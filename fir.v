==> flow/design.v <==
module  fir(
	input clk,
	input rst_n,			
	input enable,
	input [2:0] tap,		 
	input [15:0] data_in,		
	output [17:0] data_out,		
	output complete
);
localparam
a0 = 16'd1,	 
a1 = 16'd2,
a2 = 16'd2,
a3 = 16'd3,
a4 = 16'd3,
a5 = 16'd3;
reg [15:0] data_reg_0;	 
reg [15:0] data_reg_1;
reg [15:0] data_reg_2;
reg [15:0] data_reg_3;
reg [15:0] data_reg_4;
reg [15:0] data_reg_5;
reg [15:0] multiplication_0;	 
reg [15:0] multiplication_1;
reg [15:0] multiplication_2;
reg [15:0] multiplication_3;
reg [15:0] multiplication_4;
reg [15:0] multiplication_5;
reg [16:0] sum_1;	 
reg [16:0] sum_2;
reg [16:0] sum_3;
reg [17:0] result;  
reg mul_stage, add_stage1, add_stage2, output_stage;	 
always @ (posedge clk or negedge rst_n)
    begin
        if(!rst_n)
        	begin
        		mul_stage <= 1'b0;
        		add_stage1 <= 1'b0;
        		add_stage2 <= 1'b0;
				output_stage <= 1'b0;
        	end
        else
        	begin
        			mul_stage <= enable;
        			add_stage1 <= mul_stage;
        			add_stage2 <= add_stage1;
        			output_stage <= add_stage2;
        	end
    end
always @ (posedge clk or negedge rst_n)
    begin
        if(!rst_n)
        	begin
        		data_reg_0 <= 0;
        		data_reg_1 <= 0;
        		data_reg_2 <= 0;
        		data_reg_3 <= 0;
			data_reg_4 <= 0;
        		data_reg_5 <= 0;
        	end
        else
        	begin
				case (tap)
					3'd2:
					begin
						if (enable) 
							begin
								data_reg_0 <= data_in;
								data_reg_1 <= data_reg_0;
							end
						else 
							begin
								data_reg_0 <= data_reg_0;
								data_reg_1 <= data_reg_1;
							end
					end
					3'd3:
					begin
						if (enable) 
							begin
								data_reg_0 <= data_in;
								data_reg_1 <= data_reg_0;
								data_reg_2 <= data_reg_1;
							end
						else 
							begin
								data_reg_0 <= data_reg_0;
								data_reg_1 <= data_reg_1;
								data_reg_2 <= data_reg_2;
							end
					end
					3'd4:
					begin
						if (enable) 
							begin
								data_reg_0 <= data_in;
								data_reg_1 <= data_reg_0;
								data_reg_2 <= data_reg_1;
								data_reg_3 <= data_reg_2;
							end
						else 
							begin
								data_reg_0 <= data_reg_0;
								data_reg_1 <= data_reg_1;
								data_reg_2 <= data_reg_2;
								data_reg_3 <= data_reg_3;
							end
					end
					3'd5:
					begin
						if (enable) 
							begin
								data_reg_0 <= data_in;
								data_reg_1 <= data_reg_0;
								data_reg_2 <= data_reg_1;
								data_reg_3 <= data_reg_2;
								data_reg_4 <= data_reg_3;
							end
						else 
							begin
								data_reg_0 <= data_reg_0;
								data_reg_1 <= data_reg_1;
								data_reg_2 <= data_reg_2;
								data_reg_3 <= data_reg_3;
								data_reg_4 <= data_reg_4;
							end
					end
					3'd6:
					begin
						if (enable) 
							begin
								data_reg_0 <= data_in;
								data_reg_1 <= data_reg_0;
								data_reg_2 <= data_reg_1;
								data_reg_3 <= data_reg_2;
								data_reg_4 <= data_reg_3;
								data_reg_5 <= data_reg_4;
							end
						else 
							begin
								data_reg_0 <= data_reg_0;
								data_reg_1 <= data_reg_1;
								data_reg_2 <= data_reg_2;
								data_reg_3 <= data_reg_3;
								data_reg_4 <= data_reg_4;
								data_reg_5 <= data_reg_5;
							end
					end
				endcase
        	end
    end
always @ (posedge clk or negedge rst_n)
    begin
        if(!rst_n)
        	begin
        		multiplication_0 <= 0;
        		multiplication_1 <= 0;
        		multiplication_2 <= 0;
        		multiplication_3 <= 0;
			multiplication_4 <= 0;
        		multiplication_5 <= 0;
        	end
        else
        	begin
				case (tap)
					3'd2:
					begin
						if(mul_stage)
							begin
								multiplication_0 <= a0 * data_reg_0;
								multiplication_1 <= a1 * data_reg_1;
							end
						else 
							begin
								multiplication_0 <= multiplication_0;
								multiplication_1 <= multiplication_1;
							end
					end
					3'd3:
					begin
						if(mul_stage)
							begin
								multiplication_0 <= a0 * data_reg_0;
								multiplication_1 <= a1 * data_reg_1;
								multiplication_2 <= a2 * data_reg_2;
							end
						else 
							begin
								multiplication_0 <= multiplication_0;
								multiplication_1 <= multiplication_1;
								multiplication_2 <= multiplication_2;
							end
					end
					3'd4:
					begin
						if(mul_stage)
							begin
								multiplication_0 <= a0 * data_reg_0;
								multiplication_1 <= a1 * data_reg_1;
								multiplication_2 <= a2 * data_reg_2;
								multiplication_3 <= a3 * data_reg_3;
							end
						else 
							begin
								multiplication_0 <= multiplication_0;
								multiplication_1 <= multiplication_1;
								multiplication_2 <= multiplication_2;
								multiplication_3 <= multiplication_3;
							end
					end
					3'd5:
					begin
						if(mul_stage)
							begin
								multiplication_0 <= a0 * data_reg_0;
								multiplication_1 <= a1 * data_reg_1;
								multiplication_2 <= a2 * data_reg_2;
								multiplication_3 <= a3 * data_reg_3;
								multiplication_4 <= a4 * data_reg_4;
							end
						else 
							begin
								multiplication_0 <= multiplication_0;
								multiplication_1 <= multiplication_1;
								multiplication_2 <= multiplication_2;
								multiplication_3 <= multiplication_3;
								multiplication_4 <= multiplication_4;
							end
					end
					3'd6:
					begin
						if(mul_stage)
							begin
								multiplication_0 <= a0 * data_reg_0;
								multiplication_1 <= a1 * data_reg_1;
								multiplication_2 <= a2 * data_reg_2;
								multiplication_3 <= a3 * data_reg_3;
								multiplication_4 <= a4 * data_reg_4;
								multiplication_5 <= a5 * data_reg_5;
							end
						else 
							begin
								multiplication_0 <= multiplication_0;
								multiplication_1 <= multiplication_1;
								multiplication_2 <= multiplication_2;
								multiplication_3 <= multiplication_3;
								multiplication_4 <= multiplication_4;
								multiplication_5 <= multiplication_5;
							end
					end
				endcase
        	end
    end
always @ (posedge clk or negedge rst_n)
    begin
        if(!rst_n)
        	begin
        		sum_1 <= 0;
        		sum_2 <= 0;
			sum_3 <= 0;
        	end
        else
        	begin
				case (tap)
					3'd2:
					begin
						if (add_stage1) 
							begin
								sum_1 <= multiplication_0 + multiplication_1;
								sum_2 <= 0;
							end
						else 
							begin
								sum_1 <= sum_1;
								sum_2 <= sum_2;
							end
					end
					3'd3:
					begin
						if (add_stage1) 
							begin
								sum_1 <= multiplication_0 + multiplication_1;
								sum_2 <= multiplication_2; 
							end
						else 
							begin
								sum_1 <= sum_1;
								sum_2 <= sum_2;
							end
					end
					3'd4:
					begin
						if (add_stage1) 
							begin
								sum_1 <= multiplication_0 + multiplication_1;
								sum_2 <= multiplication_2 + multiplication_3; 
							end
						else 
							begin
								sum_1 <= sum_1;
								sum_2 <= sum_2;
							end
					end
					3'd5:
					begin
						if (add_stage1) 
							begin
								sum_1 <= multiplication_0 + multiplication_1;
								sum_2 <= multiplication_2 + multiplication_3; 
								sum_3 <= multiplication_4;
							end
						else 
							begin
								sum_1 <= sum_1;
								sum_2 <= sum_2;
								sum_3 <= sum_3;
							end
					end
					3'd6:
					begin
						if (add_stage1) 
							begin
								sum_1 <= multiplication_0 + multiplication_1;
								sum_2 <= multiplication_2 + multiplication_3; 
								sum_3 <= multiplication_4 + multiplication_5; 
							end
						else 
							begin
								sum_1 <= sum_1;
								sum_2 <= sum_2;
								sum_3 <= sum_3;
							end
					end
				endcase
        	end
    end
always @ (posedge clk or negedge rst_n)
      begin
          if(!rst_n)
          	begin
          		result <= 0;
          	end
          else
          	begin
				case (tap)
					3'd2:
					begin
						if (add_stage2) 
							begin
								result <= sum_2 + sum_1;
							end
						else 
							begin
								result <= result;
							end
					end
					3'd3:
					begin
						if (add_stage2) 
							begin
								result <= sum_2 + sum_1;
							end
						else 
							begin
								result <= result;
							end
					end
					3'd4:
					begin
						if (add_stage2) 
							begin
								result <= sum_2 + sum_1;
							end
						else 
							begin
								result <= result;
							end
					end
					3'd5:
					begin
						if (add_stage2) 
							begin
								result <= sum_2 + sum_1;
								result <= result + sum_3;
							end
						else 
							begin
								result <= result;
							end
					end
					3'd6:
					begin
						if (add_stage2) 
							begin
								result <= sum_2 + sum_1;
								result <= result + sum_3;
							end
						else 
							begin
								result <= result;
							end
					end
				endcase
          	end
      end
assign data_out = result;	 
assign complete = output_stage;
endmodule
# Step by step through the tools: fir

What the tools print for fir, step after step.
Lines are those of the file above, counted from 1.
Cell names lack the library's common part.
Not given: -

Top module: fir
Clock input: clk
Standard-cell library: sky130hd
Timing corner: tt_025C_1v80

# After elaboration

Yosys after proc, flatten, opt, wreduce and memory -nomap, before mapping. Memory bits, and registers merged into a memory's read port (data or address), are not among the register bits. Print and check cells are not counted.

Add/sub/neg operators: 5
Multipliers: 3
Equal/unequal tests: 21
Multiplexer cells: 32
Reductions and logical operators: 23

Operators with widths:

| operator                                                                 | number |
| 16-bit two-way mux                                                       | 20 |
| 17-bit two-way mux                                                       | 7 |
| 2-bit by 16-bit multiplier with 16-bit output (first input constant)     | 3 |
| 16-bit by 16-bit adder with 17-bit output                                | 3 |
| 17-bit parallel mux with 3-bit select                                    | 1 |
| 18-bit parallel mux with 2-bit select                                    | 1 |
| 18-bit two-way mux                                                       | 2 |
| 17-bit parallel mux with 2-bit select                                    | 1 |
| 2-bit by 1-bit inequality test with 1-bit output (second input constant) | 12 |
| 2-bit AND reduction                                                      | 11 |
| 17-bit by 17-bit adder with 18-bit output                                | 1 |
| 18-bit by 17-bit adder with 18-bit output                                | 1 |
| 3-bit equality test (second input constant)                              | 3 |
| 2-bit inequality test (second input constant)                            | 4 |
| 3-bit by 2-bit equality test with 1-bit output (second input constant)   | 2 |
| 3-bit AND reduction                                                      | 2 |
| 3-bit OR reduction                                                       | 2 |
| 5-bit nonzero test                                                       | 1 |
| 5-bit OR reduction                                                       | 1 |
| 4-bit AND reduction                                                      | 1 |
| 4-bit nonzero test                                                       | 1 |
| 4-bit OR reduction                                                       | 1 |
| 3-bit nonzero test                                                       | 1 |
| 2-bit nonzero test                                                       | 1 |
| 2-bit OR reduction                                                       | 1 |

Register bits: 265
Output and inout bits: 19

# Longest topological paths

Longest topological path by Yosys (ltp), each cell counted once; first at word level (registers and memories cut), then after technology mapping (sequential cells cut; the memories' decode and read muxes count).

Word-level depth: 4
ABC_AREA: 0
Mapped depth: 10

# Netlist

Source: synth_stat.txt of the flow (Yosys; design flattened, memories mapped). It holds for the ABC_AREA given above (unset counts as 0); a run with the other value may have another netlist.

Cell count: 1440
Synthesis area: 15348.5 µm²
Flip-flop cells: 263
Buffer cells: 43

Cells by type:

| type     | number | total area (µm²) |
| dfrtp_1  | 263    | 6.58E+03 |
| mux2_2   | 155    | 1.75E+03 |
| ha_1     | 122    | 1.53E+03 |
| o21ai_0  | 132    | 660.634 |
| nand2_1  | 139    | 521.75 |
| xor2_1   | 51     | 446.678 |
| a21oi_1  | 86     | 430.413 |
| xnor2_1  | 45     | 394.128 |
| a21o_1   | 34     | 255.245 |
| nor2_1   | 60     | 225.216 |
| a211oi_1 | 22     | 165.158 |
| fa_1     | 8      | 160.154 |
| o21a_1   | 16     | 120.115 |
| inv_1    | 27     | 101.347 |
| nand2b_1 | 16     | 100.096 |
| clkbuf_1 | 26     | 97.594 |
| o211ai_1 | 13     | 97.594 |
| nand3_1  | 19     | 95.091 |

Not listed: further types 56, cells in them 206.

# Path before layout

Path of least setup slack by OpenSTA after synthesis, without wires, with an ideal clock, recovery checks aside; 20% of the period is set as input and as output delay. Where synthesis merged equal registers, the netlist keeps one of their names.

Path kind: register to register
Start point: register data_reg_5[1]
End point: register multiplication_5[15]
Period: 3480 ps
Time at the first pin: 0 ps
Arrival: 2378 ps
Data required time: 3359 ps
Setup slack: 981 ps
Delay of the path: 2499 ps
Stages: 9
Buffers on the path: 0
Synthesis period reached: 2499 ps

"delay of the path" = arrival - input delay + setup time.
"stages" counts driving pins, that of a launching flip-flop among them; a cell with two outputs on the path counts twice.
"synthesis period reached" = period - worst setup slack (recovery checks aside). The figure is calculated, with input and output delays left at 20% of the set period.
The rows between start and end are the longest chain of elaborated cells between them; the timing report does not say that the signal goes this way. Where chains are equally long, one stands for them.
A line is the first line of the expression or statement that the cell stems from. Yosys adds cells for indexed reads and writes and turns some case tables into memories.
At most two assigning lines are given for a register; there are more.

Cell sequence: dfrtp_1 -> ha_1 -> fa_1 -> a211oi_1 -> o211ai_1 -> a41oi_1 -> o21ai_0 -> o311a_1 -> a22o_1
Cells in the longest elaborated chain: 1

RTL lines, path post-synthesis:

| item                                          | RTL line | text |
| start: declaration                            | 22       | `reg [15:0] data_reg_5;` |
| start: assignment                             | 138      | `data_reg_5 <= data_reg_4;` |
| start: assignment                             | 147      | `data_reg_5 <= data_reg_5;` |
| 2-bit by 16-bit multiplier with 16-bit output | 240      | `multiplication_5 <= a5 * data_reg_5;` |
| end: assignment                               | 240      |  |
| end: assignment                               | 249      | `multiplication_5 <= multiplication_5;` |
| end: declaration                              | 28       | `reg [15:0] multiplication_5;` |

# Timing after layout

From the final timing report of run 1: the path of least setup slack in the routed layout; clock arrival at registers is part of the times.
The report prints the path's times to 10 ps; the period is as set.

Path kind: register to register
Start point: register data_reg_5[1]
End point: register multiplication_5[15]
Period: 2900 ps
Time at the first pin: 550 ps
Arrival: 2870 ps
Data required time: 3340 ps
Setup slack: 460 ps
Stages: 10
Buffers on the path: 1

The rows between start and end are the longest chain of elaborated cells between them; the timing report does not say that the signal goes this way. Where chains are equally long, one stands for them.
At most two assigning lines are given for a register; there are more.

Cell sequence: dfrtp_2 -> ha_4 -> fa_2 -> a211oi_2 -> o211ai_1 -> a41oi_2 -> buf_4 -> o21ai_2 -> o311a_1 -> a22o_1
Cells in the longest elaborated chain: 1

RTL lines, path post-layout:

| item                                          | RTL line | text |
| start: declaration                            | 22       | `reg [15:0] data_reg_5;` |
| start: assignment                             | 138      | `data_reg_5 <= data_reg_4;` |
| start: assignment                             | 147      | `data_reg_5 <= data_reg_5;` |
| 2-bit by 16-bit multiplier with 16-bit output | 240      | `multiplication_5 <= a5 * data_reg_5;` |
| end: assignment                               | 240      |  |
| end: assignment                               | 249      | `multiplication_5 <= multiplication_5;` |
| end: declaration                              | 28       | `reg [15:0] multiplication_5;` |

--- measured runs ---
fir through Yosys and OpenROAD on sky130hd: 2 stored runs, unordered, with their settings and measured results. The constraints put input and output delay at 20% of the set period each and load the outputs with 0.01 pF.
"period achieved" = clock period - worst setup slack. The figure is calculated, with input and output delays left at 20% of the set period.
By "time of the worst setup path" is meant the share of the clock period that the worst setup path is allowed (20% is reserved at inputs, 20% at outputs), minus its slack. Clock arrival times at its registers enter into it.
"power consumption" rests on the timing tool's default activity at the inputs, not on a simulated workload.
"time of the worst setup path" is known to 10 ps.
Among the settings, . means not set for that run.

| setting or result                     | run 1                | run 2                |
| period_ns                             | 2.9                  | 3.59                 |
| CORE_UTILIZATION                      | 66                   | 40                   |
| SETUP_SLACK_MARGIN                    | 0.69                 | .                    |
| PLACE_DENSITY_LB_ADDON                | 0.13                 | .                    |
| HOLD_SLACK_MARGIN                     | 0.03                 | .                    |
| CELL_PAD_IN_SITES_GLOBAL_PLACEMENT    | 1                    | .                    |
| TNS_END_PERCENT                       | 15                   | .                    |
| ABC_AREA                              | 0                    | .                    |
| CAP_MARGIN                            | 20                   | 20                   |
| CORE_MARGIN                           | 2                    | 2                    |
| SLEW_MARGIN                           | 20                   | 20                   |
| setup slack of the critical path (ps) | 461                  | 726                  |
| Yosys chip area after synthesis (µm²) | 15348.5              | 15348.5              |
| power consumption (W)                 | 0.024427             | 0.018203             |
| period achieved (ps)                  | 2439                 | 2864                 |
| die footprint (µm²)                   | 24490.7              | 39954.0              |
| time of the worst setup path (ps)     | 2440                 | 2860                 |
| worst setup path type                 | register to register | register to register |
| setup TNS (ps)                        | 0                    | 0                    |
| post-layout utilization (%)           | 79.8                 | 46.0                 |
--- end ---
